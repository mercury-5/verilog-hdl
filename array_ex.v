==> flow/design.v <==
module array_ex (rdata, clk, rst, addr, wr, sel, wdata);
    input clk, rst, wr, sel;
    input [1:0] addr;
    input [15:0] wdata;
    output [15:0] rdata;
    reg [15:0] register;
always @(posedge clk ) begin
    if (!rst) begin
        for (integer i = 0; i < 4; i += 1) begin
            register[i] <= 0;
        end
    end
    else begin
        if (sel & wr) begin
            register[addr] <= wdata;
        end
        else begin
            register[addr] <= register[addr];
        end
    end
end
assign rdata = (sel & (~wr)) ? register[addr] : 0;
endmodule
* Reports on array_ex
Tool output for the design above, in the order of the flow.
Lines are those of the file above, counted from 1.
Cell names lack the library's common part.
Not given: --
- Design top :: array_ex
- Clock port :: clk
- Standard-cell library :: sky130hd
- Library corner :: tt_025C_1v80

* Word-level counts
Yosys after proc, flatten, opt, wreduce and memory -nomap, before mapping. Enables and synchronous resets that opt folds into registers are not counted as muxes. Memory bits, and registers merged into a memory's read port (data or address), are not among the register bits. Print and check cells are not counted. Equal cells are merged and count once.
- Flip-flop bits (word level) :: 16
- Output and inout port bits :: 16
- Cells after elaboration :: 16
- Bitwise operators :: 7
- Add/subtract/negate cells :: 1
- Shift operators :: 4
- Multiplexer cells :: 2
** Operator list (count)
- variable shift 1 x 3 -> 16 bit :: 2
- bitwise OR 16 bit :: 2
- variable shift 1 x 3 -> 16 bit with constant A :: 1
- AND 16 bit :: 1
- indexed select 16 x 2 -> 1 bit :: 1
- inverter 16 bit :: 1
- two-way mux 16 bit :: 1
- negator 2 -> 3 bit :: 1
- AND 1 bit :: 2
- inverter 1 bit :: 1
- two-way mux 1 bit :: 1

* Logic depth
Yosys ltp: most cells in a row. Word level: on the elaborated netlist, between registers, memories and ports. Mapped: between sequential cells and ports; inverters and the memories' decode and read muxes count.
- Depth after elaboration :: 6
- ABC_AREA :: 1
- Depth in mapped cells :: 7

* After synthesis
Source: synth_stat.txt of the flow (Yosys; design flattened, memories mapped). It holds for the ABC_AREA given above (unset counts as 0); a run with the other value may have another netlist.
Totals and module areas in this step are rounded.
- Mapped cells :: 56
- Sequential part of the area :: 80.1 um^2
- Synthesis area :: 408 um^2
- Flip-flops :: 4
- Buffers :: 15
** Cells by type
- buf_4 :: count 15, total area 112.608 um^2
- dfxtp_1 :: count 4, total area 80.077 um^2
- ha_1 :: count 4, total area 50.048 um^2
- nand3_2 :: count 3, total area 30.029 um^2
- inv_1 :: count 7, total area 26.275 um^2
- nand2_1 :: count 7, total area 26.275 um^2
- a21oi_1 :: count 4, total area 20.019 um^2
- nand4_1 :: count 3, total area 18.768 um^2
- nand3_1 :: count 3, total area 15.014 um^2
- nand2_2 :: count 2, total area 12.512 um^2
- o21ai_0 :: count 1, total area 5.005 um^2
- conb_1 :: count 1, total area 3.754 um^2
- inv_2 :: count 1, total area 3.754 um^2
- nor2_1 :: count 1, total area 3.754 um^2

* Path before layout
Source: OpenSTA report_checks on the synthesized netlist (no wires, ideal clock, input and output delay 20% of the period each), path of least setup slack; recovery checks are left aside. Register names are those of the netlist, which keeps one name where synthesis merged equal registers.
- Path type :: input to output
- Start point :: in addr[0]
- End point :: out rdata[0]
- Data arrival time :: 766 ps
- Path slack :: 570 ps
- Path buffers :: 0
- Path delay :: 432 ps
- Clock period :: 1670 ps
- Stages on the path :: 5
- Launch time at the first pin :: 334 ps
- Synthesis period reached :: 1100 ps
"path delay" = arrival - input delay + setup time.
A path that ends at an output port has no setup time.
"stages on the path": output pins that drive a net of the path, with the launching flip-flop's if there is one; two outputs of one cell count as two.
"synthesis period reached" = period - worst setup slack (recovery checks aside). The figure is calculated, with input and output delays left at 20% of the set period.
Between the ends stands the longest chain of elaborated cells between them, by number of cells; it is not shown to be the way that was timed. Of several equally long chains one is given.
A line is the first line of the expression or statement that the cell stems from. Yosys adds cells for indexed reads and writes and turns some case tables into memories.
- Cell sequence :: inv_2 > nand2_1 > nand3_2 > nand3_1 > nor2_1
- Cells in the longest elaborated chain :: 2
- Elaborated cells on any way between the ends :: 2
- Those cells by class :: 1 x shift; 1 x mux
** RTL lines, path post-synthesis
- start, declared :: RTL line 3 : input [1:0] addr;
- indexed select 16 x 2 -> 1 bit :: RTL line 22 : assign rdata = (sel & (~wr)) ? register[addr] : 0;
- two-way mux 1 bit :: RTL line 22
- end, declared :: RTL line 5 : output [15:0] rdata;

* Path in the finished layout
Path of least setup slack in the final report of run B (OpenROAD, finished layout, wires in). Where an end is a register, its clock arrival counts in the times.
The path's times are printed in steps of 10 ps; the period is the one set.
- Path type :: register to output
- Start point :: reg register[0]
- End point :: out rdata[0]
- Data arrival time :: 1000 ps
- Path slack :: 90 ps
- Stages on the path :: 6
- Launch time at the first pin :: 230 ps
- Path buffers :: 1
- Clock period :: 1360 ps
Between the ends stands the longest chain of elaborated cells between them, by number of cells; it is not shown to be the way that was timed. Of several equally long chains one is given.
A register here has more assigning lines than the two given.
- Cell sequence :: dfxtp_1 > nand2_2 > nand3_2 > nand3_1 > nor2_1 > buf_2
- Cells in the longest elaborated chain :: 2
- Elaborated cells on any way between the ends :: 2
- Those cells by class :: 1 x shift; 1 x mux
** RTL lines, path after layout
- start, declared :: RTL line 6 : reg [15:0] register;
- start, assigned :: RTL line 15 : register[addr] <= wdata;
- start, assigned :: RTL line 18 : register[addr] <= register[addr];
- indexed select 16 x 2 -> 1 bit :: RTL line 22 : assign rdata = (sel & (~wr)) ? register[addr] : 0;
- two-way mux 1 bit :: RTL line 22
- end, declared :: RTL line 5 : output [15:0] rdata;

==> results <==
Design array_ex on sky130hd. What follows are 2 stored runs of the flow, each under its own settings; their order means nothing. The constraints put input and output delay at 20% of the set period each and load the outputs with 0.01 pF.
"clock period reached" is the run's clock period less its worst setup slack. It is reckoned from that one timing run; input and output delays stay at 20% of the period that was set.
By "time of the worst setup path" is meant the share of the clock period that the worst setup path is allowed (20% is reserved at inputs, 20% at outputs), minus its slack. Clock arrival times at its registers enter into it.
"total design power" is the tool's figure for a default switching activity; nothing was simulated.
"time of the worst setup path" is given in steps of 10 ps.
The measured numbers are rounded.

** Run A
- Settings :: period_ns=1.96; CORE_UTILIZATION=54; PLACE_DENSITY=0.67; GPL_TIMING_DRIVEN=0; CTS_CLUSTER_SIZE=83; MIN_ROUTING_LAYER=met2; CAP_MARGIN=20; CORE_MARGIN=2; SLEW_MARGIN=20
- Outcome :: unfinished; error PDN-0185 in floorplanning

** Run B
- Settings :: period_ns=1.36; CORE_UTILIZATION=25; TNS_END_PERCENT=45; ABC_AREA=1; GPL_TIMING_DRIVEN=0; GPL_ROUTABILITY_DRIVEN=0; CAP_MARGIN=20; CORE_MARGIN=2; SLEW_MARGIN=20
- Setup total negative slack :: 0 ps
- Clock period reached :: 1268 ps
- Total design power :: 0.397 mW
- Worst setup slack after layout :: 92 ps
- Die footprint :: 1970 um^2
- Time of the worst setup path :: 1000 ps
- Critical path kind :: register to output
- Standard-cell area after routing :: 576 um^2
- Worst-case hold slack :: 382 ps
- Utilization after routing :: 0.378
- Yosys chip area after synthesis :: 408 um^2
