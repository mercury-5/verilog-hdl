==> flow/design.v <==
module vending_machine (
    input clk,
    input reset,
    input [2:0] coin,
    input [1:0] selection,
    output reg [3:0] dispense
    );
    parameter S_IDLE = 2'b00;
    parameter S_SELECTION = 2'b01;
    parameter S_DISPENSE = 2'b10;
    reg [1:0] state;
    reg [1:0] next_state;
    reg [3:0] balance;
    parameter COKE_PRICE = 2;
    parameter PEPSI_PRICE = 3;
    parameter SPRITE_PRICE = 4;
    always @(posedge clk or posedge reset) begin
        if (reset) begin
            state <= S_IDLE;
            balance <= 0;
        end
        else begin
            state <= next_state;
            case (state)
            S_IDLE: begin
                if (coin > 0) begin
                    next_state <= S_SELECTION;
                    balance <= coin;
                end
                else begin
                    next_state <= S_IDLE;
                    balance <= 0;
                end
            end
            S_SELECTION: begin
                if (selection == 2'b00 && balance >= COKE_PRICE) begin
                    next_state <= S_DISPENSE;
                    balance <= balance - COKE_PRICE;
                    dispense <= 4'b0001;
                end
                else if (selection == 2'b01 && balance >= PEPSI_PRICE) begin
                    next_state <= S_DISPENSE;
                    balance <= balance - PEPSI_PRICE;
                    dispense <= 4'b0010;
                end
                else if (selection == 2'b10 && balance >= SPRITE_PRICE) begin
                    next_state <= S_DISPENSE;
                    balance <= balance - SPRITE_PRICE;
                    dispense <= 4'b0100;
                end
                else if (coin > 0) begin
                    next_state <= S_SELECTION;
                    balance <= balance + coin;
                end
                else begin
                    next_state <= S_SELECTION;
                    balance <= balance;
                end
            end
            S_DISPENSE: begin
                next_state <= S_IDLE;
                balance <= 0;
                dispense <= 4'b0000;
            end
            default: next_state <= S_IDLE;
            endcase
        end
    end
endmodule
======== From RTL to reports: vending_machine ========
The steps from the RTL of vending_machine to its reports follow in flow order.
Lines are those of the file above, counted from 1.
Operators carry their Yosys type and port widths (W data, S select, Z words).
The mark n/a stands for no value.
set-up
  top ..................................... vending_machine
  clock ................................... clk
  cell library ............................ sky130hd
  corner .................................. tt_025C_1v80

======== Elaborated design ========
Source: Yosys, flattened and elaborated, memories not mapped. Widths are those after wreduce. Registers that Yosys merges into a memory's read port (data or address) are not register bits. Print and check cells do not count. Equal cells are merged and count once.
bit counts
  register bits after elaboration ......... 12
  input bits .............................. 7
operators by class
  muxes and demuxes ....................... 15
  reductions and logical operators ........ 9
  add/sub/neg operators ................... 4
  equality and inequality tests ........... 6
  bitwise gates (word level) .............. 1
  magnitude comparators ................... 4
operator list
  operator               number
  $mux W4                7
  $pmux W4 S3            1
  $sub A4 B2 Y4 const B  2
  $ge A4 B2 Y1 const B   2
  $pmux W4 S2            1
  $mux W2                3
  $ne A5 B5 Y1 const B   1
  $eq A2 B1 Y1 const B   2
  $eq A2 B2 Y1 const B   2
  $logic_not A2 Y1       2
  $add A4 B3 Y4          1
  $sub A4 B3 Y4 const B  1
  $ge A4 B3 Y1 const B   1
  $ne A4 B4 Y1 const B   1
  $pmux W2 S2            1
  $logic_and A1 B1 Y1    3
  $gt A3 B1 Y1 const B   1
  $reduce_and A3 Y1      1
  $reduce_bool A3 Y1     1
  $mux W3                1
  $reduce_and A2 Y1      1
  $reduce_bool A2 Y1     1
  $not A1 Y1             1
  $mux W1                1

======== Longest topological paths ========
Depth = most cells in a row (Yosys ltp): at word level without a register or memory, in the mapped netlist without a sequential cell, where the memories' decode and read muxes count.
depth
  depth in word-level cells ............... 6
  ABC_AREA ................................ 0
  gate-level depth with buffers ........... 8

======== Netlist ========
Source: synth_stat.txt of the flow (Yosys; design flattened, memories mapped). It holds for the ABC_AREA given above (unset counts as 0); a run with the other value may have another netlist.
cells by type
  cell type                   number  area in all (um^2)
  sky130_fd_sc_hd__dfrtp_1    6       150.144
  sky130_fd_sc_hd__edfxtp_1   5       150.144
  sky130_fd_sc_hd__ha_1       12      150.144
  sky130_fd_sc_hd__inv_1      10      37.536
  sky130_fd_sc_hd__nand2b_1   5       31.28
  sky130_fd_sc_hd__a21oi_1    6       30.029
  sky130_fd_sc_hd__a2111oi_4  1       27.526
  sky130_fd_sc_hd__a41oi_4    1       27.526
  sky130_fd_sc_hd__nand2_1    6       22.522
  sky130_fd_sc_hd__nor2_1     6       22.522
  sky130_fd_sc_hd__a31oi_4    1       21.27
  sky130_fd_sc_hd__fa_1       1       20.019
  sky130_fd_sc_hd__a31oi_1    3       18.768
  sky130_fd_sc_hd__nor3b_4    1       18.768
  sky130_fd_sc_hd__and2_4     2       17.517
  sky130_fd_sc_hd__xnor2_1    2       17.517
  sky130_fd_sc_hd__a41oi_2    1       16.266
  sky130_fd_sc_hd__nor3_1     3       15.014
Not listed: further types 24, cells in them 25.
mapped netlist
  cell area after synthesis ............... 992.2 um^2
  buffers ................................. 3
  cells in the netlist .................... 97
  mapped flip-flops ....................... 11
  sequential part of the area ............. 300.3 um^2

======== Timing after synthesis ========
Path of least setup slack by OpenSTA after synthesis, without wires, with an ideal clock, recovery checks aside; 20% of the period is set as input and as output delay. Where synthesis merged equal registers, the netlist keeps one of their names.
timing post-synthesis
  kind .................................... input to register
  start point ............................. input port coin[0]
  end point ............................... register balance[1]
  data arrival time ....................... 2.002 ns
  path delay .............................. 1.258 ns
  buffers on the path ..................... 0
  slack ................................... 2.054 ns
  external input delay .................... 0.828 ns
  time at the first pin ................... 0.828 ns
  period .................................. 4.14 ns
  stages on the path ...................... 5
  setup time .............................. 0.084 ns
  synthesis period reached ................ 2.086 ns
"path delay" is the arrival time less input delay plus setup time.
"stages on the path" counts driving pins, that of a launching flip-flop among them; a cell with two outputs on the path counts twice.
"synthesis period reached" is the clock period less the worst setup slack; recovery checks do not enter. This is arithmetic on one report: input and output delays are still those of the set period (20% each).
The rows between start and end are the longest chain of elaborated cells between them; the timing report does not say that the signal goes this way. Where chains are equally long, one stands for them.
A line is the first line of the expression or statement that the cell stems from. Yosys adds cells for indexed reads and writes and turns some case tables into memories.
At most two assigning lines are given for a register; there are more.
on the way, post-synthesis
  cells stage by stage .................... sky130_fd_sc_hd__ha_1 -> sky130_fd_sc_hd__fa_1 -> sky130_fd_sc_hd__a22oi_1 -> sky130_fd_sc_hd__a221o_1 -> sky130_fd_sc_hd__a41oi_2
  length of the longest elaborated chain .. 6
RTL lines, path post-synthesis
  what                RTL line  text
  start: declaration  4         input [2:0] coin,
  $add A4 B3 Y4       53        balance <= balance + coin;
  $mux W4             51        else if (coin > 0) begin
  $mux W4             46        else if (selection == 2'b10 && balance >= SPRITE_PRICE) begin
  $mux W4             41        else if (selection == 2'b01 && balance >= PEPSI_PRICE) begin
  $mux W4             36        if (selection == 2'b00 && balance >= COKE_PRICE) begin
  $pmux W4 S3         24        case (state)
  end: assignment     28        balance <= coin;
  end: assignment     38        balance <= balance - COKE_PRICE;
  end: declaration    13        reg [3:0] balance;

======== Worst path after layout ========
From the final timing report of stored run 1: the path of least setup slack in the routed layout; clock arrival at registers is part of the times.
timing after layout
  kind .................................... input to register
  start point ............................. input port coin[0]
  end point ............................... register balance[1]
  data arrival time ....................... 2.44 ns
  period .................................. 3.19 ns
  slack ................................... 0.93 ns
  time at the first pin ................... 0.64 ns
  setup time .............................. 0.08 ns
  buffers on the path ..................... 1
  stages on the path ...................... 6
  external input delay .................... 0.64 ns
The rows between start and end are the longest chain of elaborated cells between them; the timing report does not say that the signal goes this way. Where chains are equally long, one stands for them.
At most two assigning lines are given for a register; there are more.
on the way, after layout
  cells stage by stage .................... sky130_fd_sc_hd__clkdlybuf4s50_1 -> sky130_fd_sc_hd__ha_1 -> sky130_fd_sc_hd__fa_1 -> sky130_fd_sc_hd__a22oi_1 -> sky130_fd_sc_hd__a221o_1 -> sky130_fd_sc_hd__a41oi_2
  length of the longest elaborated chain .. 6
RTL lines, path after layout
  what                RTL line  text
  start: declaration  4         input [2:0] coin,
  $add A4 B3 Y4       53        balance <= balance + coin;
  $mux W4             51        else if (coin > 0) begin
  $mux W4             46        else if (selection == 2'b10 && balance >= SPRITE_PRICE) begin
  $mux W4             41        else if (selection == 2'b01 && balance >= PEPSI_PRICE) begin
  $mux W4             36        if (selection == 2'b00 && balance >= COKE_PRICE) begin
  $pmux W4 S3         24        case (state)
  end: assignment     28        balance <= coin;
  end: assignment     38        balance <= balance - COKE_PRICE;
  end: declaration    13        reg [3:0] balance;

Memo
Re: implementation data of vending_machine

Module vending_machine, platform sky130hd: 2 stored runs of the flow (Yosys, OpenROAD) with differing settings, in no particular order. Input and output delays are each 20% of the period that was set; the output load is 0.01 pF.
"period reached" = clock period - worst setup slack. The figure is calculated, with input and output delays left at 20% of the set period.

---- stored run 1 ----
settings
  period_ns = 3.19
  CORE_UTILIZATION = 62
  SETUP_SLACK_MARGIN = 0.91
  PLACE_DENSITY = 0.62
  CORE_ASPECT_RATIO = 1.64
  CORE_MARGIN = 9
  CELL_PAD_IN_SITES_GLOBAL_PLACEMENT = 0
  CTS_CLUSTER_DIAMETER = 257
  CAP_MARGIN = 20
  SLEW_MARGIN = 20
results
  chip area after synthesis (Yosys) ....... 992.2 um^2
  period reached .......................... 2.262 ns
  utilization after layout ................ 73.7 %
  sum of negative setup slack ............. 0.000 ns
  setup slack of the critical path ........ 0.928 ns
  worst hold slack after layout ........... 0.352 ns
  die footprint ........................... 3408.5 um^2

---- stored run 2 ----
settings
  period_ns = 3.46
  CAP_MARGIN = 20
  CORE_MARGIN = 2
  CORE_UTILIZATION = 40
  SLEW_MARGIN = 20
results
  chip area after synthesis (Yosys) ....... 992.2 um^2
  period reached .......................... 2.287 ns
  utilization after layout ................ 46.6 %
  sum of negative setup slack ............. 0.000 ns
  setup slack of the critical path ........ 1.173 ns
  worst hold slack after layout ........... 0.348 ns
  die footprint ........................... 2895.0 um^2
