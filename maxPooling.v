==> flow/design.v <==
`timescale 1ns / 1ps
module maxPooling(
    input clk,
	input [21:0] input1,
	input [21:0] input2,
	input [21:0] input3,
	input [21:0] input4,
	input enable,
    output reg signed [21:0] output1,
	output reg maxPoolingDone
    );
	reg [21:0] initialMax = 22'b1000000000000000000000;
	reg [21:0] tempOutput;
	always @ (posedge clk) begin
		if(enable) begin
			if($signed(initialMax) < $signed(input1)) begin
				if($signed(input2) < $signed(input1)) begin
					if($signed(input3) < $signed(input1)) begin
						if($signed(input4) < $signed(input1)) begin
							output1 <= input1;
							maxPoolingDone <= 1;
						end
						else begin
							output1 <= input4;
							maxPoolingDone <= 1;
						end
					end
					else begin
						if($signed(input3) < $signed(input4)) begin
							output1 <= input4;
							maxPoolingDone <= 1;
						end
						else begin
							output1 <= input3;
							maxPoolingDone <= 1;
						end
					end
				end
				else begin
					if($signed(input3) < $signed(input2)) begin
						if($signed(input4) < $signed(input2)) begin
							output1 <= input2;
							maxPoolingDone <= 1;
						end
						else begin
							output1 <= input4;
							maxPoolingDone <= 1;
						end
					end
					else begin
						if($signed(input3) < $signed(input4)) begin
							output1 <= input4;
							maxPoolingDone <= 1;
						end
						else begin
							output1 <= input3;
							maxPoolingDone <= 1;
						end
					end
				end
			end
			else begin
				output1 <= initialMax;
				maxPoolingDone <= 1;
			end
		end
		else begin
			output1 <= 0;
			maxPoolingDone <= 0;
		end
	end
endmodule
======== Tool chain data of maxPooling ========
The steps from the RTL of maxPooling to its reports follow in flow order.
Line numbers count from 1 in the design file above.
Operators: Yosys type, input widths -> output width; for muxes data width and select width s.
Library cell names are shortened.
Not given: n/a
design
  top module .............................. maxPooling
  clock input ............................. clk
  library ................................. sky130hd
  library corner .......................... tt_025C_1v80

======== Word-level counts ========
Source: Yosys, flattened and elaborated, memories not mapped. Widths are those after wreduce. Registers that Yosys merges into a memory's read port (data or address) are not register bits. Print and check cells do not count. Equal cells are merged and count once.
storage and ports
  output and inout port bits .............. 23
  register bits after elaboration ......... 23
  cells after elaboration ................. 19
operators by class
  order comparisons ....................... 7
  reduce/logical cells .................... 1
  muxes and demuxes ....................... 8
operators by type and width
  operator              number
  $mux 22               7
  $lt 22x22->1          6
  $lt 22x22->1 const A  1
  $reduce_and 2->1      1
  $mux 1                1

======== Longest topological paths ========
Yosys ltp: most cells in a row. Word level: on the elaborated netlist, between registers, memories and ports. Mapped: between sequential cells and ports; inverters and the memories' decode and read muxes count.
logic depth
  depth in word-level cells ............... 5
  ABC_AREA ................................ 0
  gate-level depth with buffers ........... 12
  gate-level depth less buffers ........... 10

======== Netlist ========
Source: synth_stat.txt of the flow (Yosys; design flattened, memories mapped). It holds for the ABC_AREA given above (unset counts as 0); a run with the other value may have another netlist.
mapped netlist
  sequential area ......................... 460.4 um^2
  mapped flip-flops ....................... 23
  mapped area ............................. 4700.8 um^2
  buffer cells ............................ 18
  mapped cells ............................ 611
cell types
  cell      number
  ha_1      126
  dfxtp_1   23
  a21oi_1   82
  o221ai_2  20
  inv_1     72
  mux2i_1   23
  nor2_1    59
  nand3_1   32
  nand2_1   36
  nand4_1   18
  a21o_1    10
  o21ai_0   12
  clkbuf_1  13
  a211oi_1  6
  o211ai_1  6
  nor4_1    6
  o21ai_1   7
  buf_6     3
Not listed: further types 32, cells in them 57.

======== Worst setup path after synthesis ========
Source: OpenSTA report_checks on the synthesized netlist (no wires, ideal clock, input and output delay 20% of the period each), path of least setup slack; recovery checks are left aside. Register names are those of the netlist, which keeps one name where synthesis merged equal registers.
path after synthesis
  kind .................................... input-to-reg
  start ................................... in input1[16]
  end ..................................... reg output1[0]
  period .................................. 5900 ps
  arrival time ............................ 3472 ps
  setup slack ............................. 2299 ps
  stages .................................. 11
  setup time .............................. 129 ps
  path delay .............................. 2421 ps
  period reached after synthesis .......... 3601 ps
"path delay" = arrival - input delay + setup time.
"stages" counts driving pins, that of a launching flip-flop among them; a cell with two outputs on the path counts twice.
"period reached after synthesis" is the clock period less the worst setup slack; recovery checks do not enter. This is arithmetic on one report: input and output delays are still those of the set period (20% each).
The rows between start and end are the longest chain of elaborated cells between them; the timing report does not say that the signal goes this way. Where chains are equally long, one stands for them.
Each line given opens the expression or statement behind the cell; cells for indexed reads and writes are added by Yosys, which also makes memories of some case tables.
At most two assigning lines are given for a register; there are more.
between the ends, after synthesis
  path through ............................ inv_1 -> ha_1 -> nand4_1 -> nor4_1 -> nand2_1 -> o21ai_2 -> mux2i_1 -> nor2_2 -> nand2_1 -> buf_2 -> o221ai_2
  cells in the longest elaborated chain ... 4
  elaborated cells on any way between the ends .. 8
  RTL lines with such cells ............... 4
  those cells by class .................... compare: 4; mux: 3; reduce/logical: 1
RTL lines, path after synthesis
  element       line  text
  from (decl)   4     input [21:0] input1,
  $lt 22x22->1  19    if($signed(input4) < $signed(input1)) begin
  $mux 22       19
  $mux 22       18    if($signed(input3) < $signed(input1)) begin
  $mux 22       17    if($signed(input2) < $signed(input1)) begin
  to (assign)   20    output1 <= input1;
  to (assign)   24    output1 <= input4;
  to (decl)     9     output reg signed [21:0] output1,

======== Worst path after layout ========
From the final timing report of entry B: the path of least setup slack in the routed layout; clock arrival at registers is part of the times.
The report prints the path's times to 10 ps; the period is as set.
path after layout
  kind .................................... input-to-reg
  start ................................... in input3[4]
  end ..................................... reg output1[5]
  setup slack ............................. -270 ps
  period .................................. 2610 ps
  stages .................................. 13
  setup time .............................. 70 ps
  arrival time ............................ 3080 ps
The rows between start and end are the longest chain of elaborated cells between them; the timing report does not say that the signal goes this way. Where chains are equally long, one stands for them.
At most two assigning lines are given for a register; there are more.
between the ends, after layout
  path through ............................ clkdlybuf4s15_2 -> ha_1 -> a211o_1 -> a31oi_4 -> nor3_2 -> o32a_1 -> nor2_2 -> buf_4 -> buf_4 -> buf_6 -> nand2_8 -> bufbuf_16 -> o221ai_2
  cells in the longest elaborated chain ... 4
  elaborated cells on any way between the ends .. 7
  those cells by class .................... compare: 3; mux: 4
RTL lines, path after layout
  element       line  text
  from (decl)   6     input [21:0] input3,
  $lt 22x22->1  51    if($signed(input3) < $signed(input4)) begin
  $mux 22       51
  $mux 22       40    if($signed(input3) < $signed(input2)) begin
  $mux 22       17    if($signed(input2) < $signed(input1)) begin
  to (assign)   20    output1 <= input1;
  to (assign)   24    output1 <= input4;
  to (decl)     9     output reg signed [21:0] output1,

Subject: flow runs of maxPooling

Hi,

Record of 2 stored runs of the RTL-to-layout flow on maxPooling, platform sky130hd. The runs are unordered. Constraints: input delay and output delay 20% of the set period each, output load 0.01 pF.
"reached clock period" = clock period - worst setup slack. The figure is calculated, with input and output delays left at 20% of the set period.
"total power of the final layout": no workload was simulated; the value follows from the tool's default switching activity.

======== entry A ========
==> flow/run.sh <==
#!/bin/bash
# the make line also repeats the synthesis and layout settings of config.mk as NAME=value (left out here)
make -C /OpenROAD-flow-scripts/flow DESIGN_CONFIG=/design/flow/config.mk WORK_HOME=/design/flow/orfs CLKGATE_MAP_FILE= finish
==> flow/config.mk <==
export PLATFORM = sky130hd
export DESIGN_NAME = maxPooling
export DESIGN_NICKNAME = maxPooling
export VERILOG_FILES = /design/flow/design.v
export SDC_FILE = /design/flow/constraint.sdc
export NUM_CORES = 4
export LEC_CHECK = 0
export ABC_AREA = 1
export CAP_MARGIN = 30
export CELL_PAD_IN_SITES_DETAIL_PLACEMENT = 2
export CELL_PAD_IN_SITES_GLOBAL_PLACEMENT = 2
export CORE_MARGIN = 9
export CORE_UTILIZATION = 64
export GPL_ROUTABILITY_DRIVEN = 0
export MAX_ROUTING_LAYER = met4
export PLACE_DENSITY_LB_ADDON = 0.14
export SETUP_SLACK_MARGIN = 0.12
export SLEW_MARGIN = 35
export TNS_END_PERCENT = 90
==> flow/constraint.sdc <==
create_clock -name core_clock -period 5.58 [get_ports {clk}]
set_input_delay 1.1160 -clock core_clock [delete_from_list [all_inputs] [get_ports {clk}]]
set_output_delay 1.1160 -clock core_clock [all_outputs]
set_load 0.01 [all_outputs]

-------- entry A --------
  not finished: placement ended with error FLW-0024

======== entry B ========
==> flow/run.sh <==
#!/bin/bash
# the make line also repeats the synthesis and layout settings of config.mk as NAME=value (left out here)
make -C /OpenROAD-flow-scripts/flow DESIGN_CONFIG=/design/flow/config.mk WORK_HOME=/design/flow/orfs CLKGATE_MAP_FILE= finish
==> flow/config.mk <==
export PLATFORM = sky130hd
export DESIGN_NAME = maxPooling
export DESIGN_NICKNAME = maxPooling
export VERILOG_FILES = /design/flow/design.v
export SDC_FILE = /design/flow/constraint.sdc
export NUM_CORES = 4
export LEC_CHECK = 0
export CAP_MARGIN = 35
export CELL_PAD_IN_SITES_GLOBAL_PLACEMENT = 1
export CORE_MARGIN = 4
export CORE_UTILIZATION = 38
export GPL_ROUTABILITY_DRIVEN = 1
export HOLD_SLACK_MARGIN = 0.04
export PLACE_DENSITY = 0.36
export SETUP_SLACK_MARGIN = 0.63
export SLEW_MARGIN = 20
export TNS_END_PERCENT = 75
==> flow/constraint.sdc <==
create_clock -name core_clock -period 2.61 [get_ports {clk}]
set_input_delay 0.5220 -clock core_clock [delete_from_list [all_inputs] [get_ports {clk}]]
set_output_delay 0.5220 -clock core_clock [all_outputs]
set_load 0.01 [all_outputs]

-------- measured, entry B --------
  reached clock period .................... 2883 ps
  total die area .......................... 14213.4 um^2
  utilization of the finished layout ...... 71.1%
  smallest setup slack .................... -273 ps
  total power of the final layout ......... 2.871 mW
  chip area after synthesis (Yosys) ....... 4700.8 um^2
  final worst hold slack .................. 670 ps

Regards
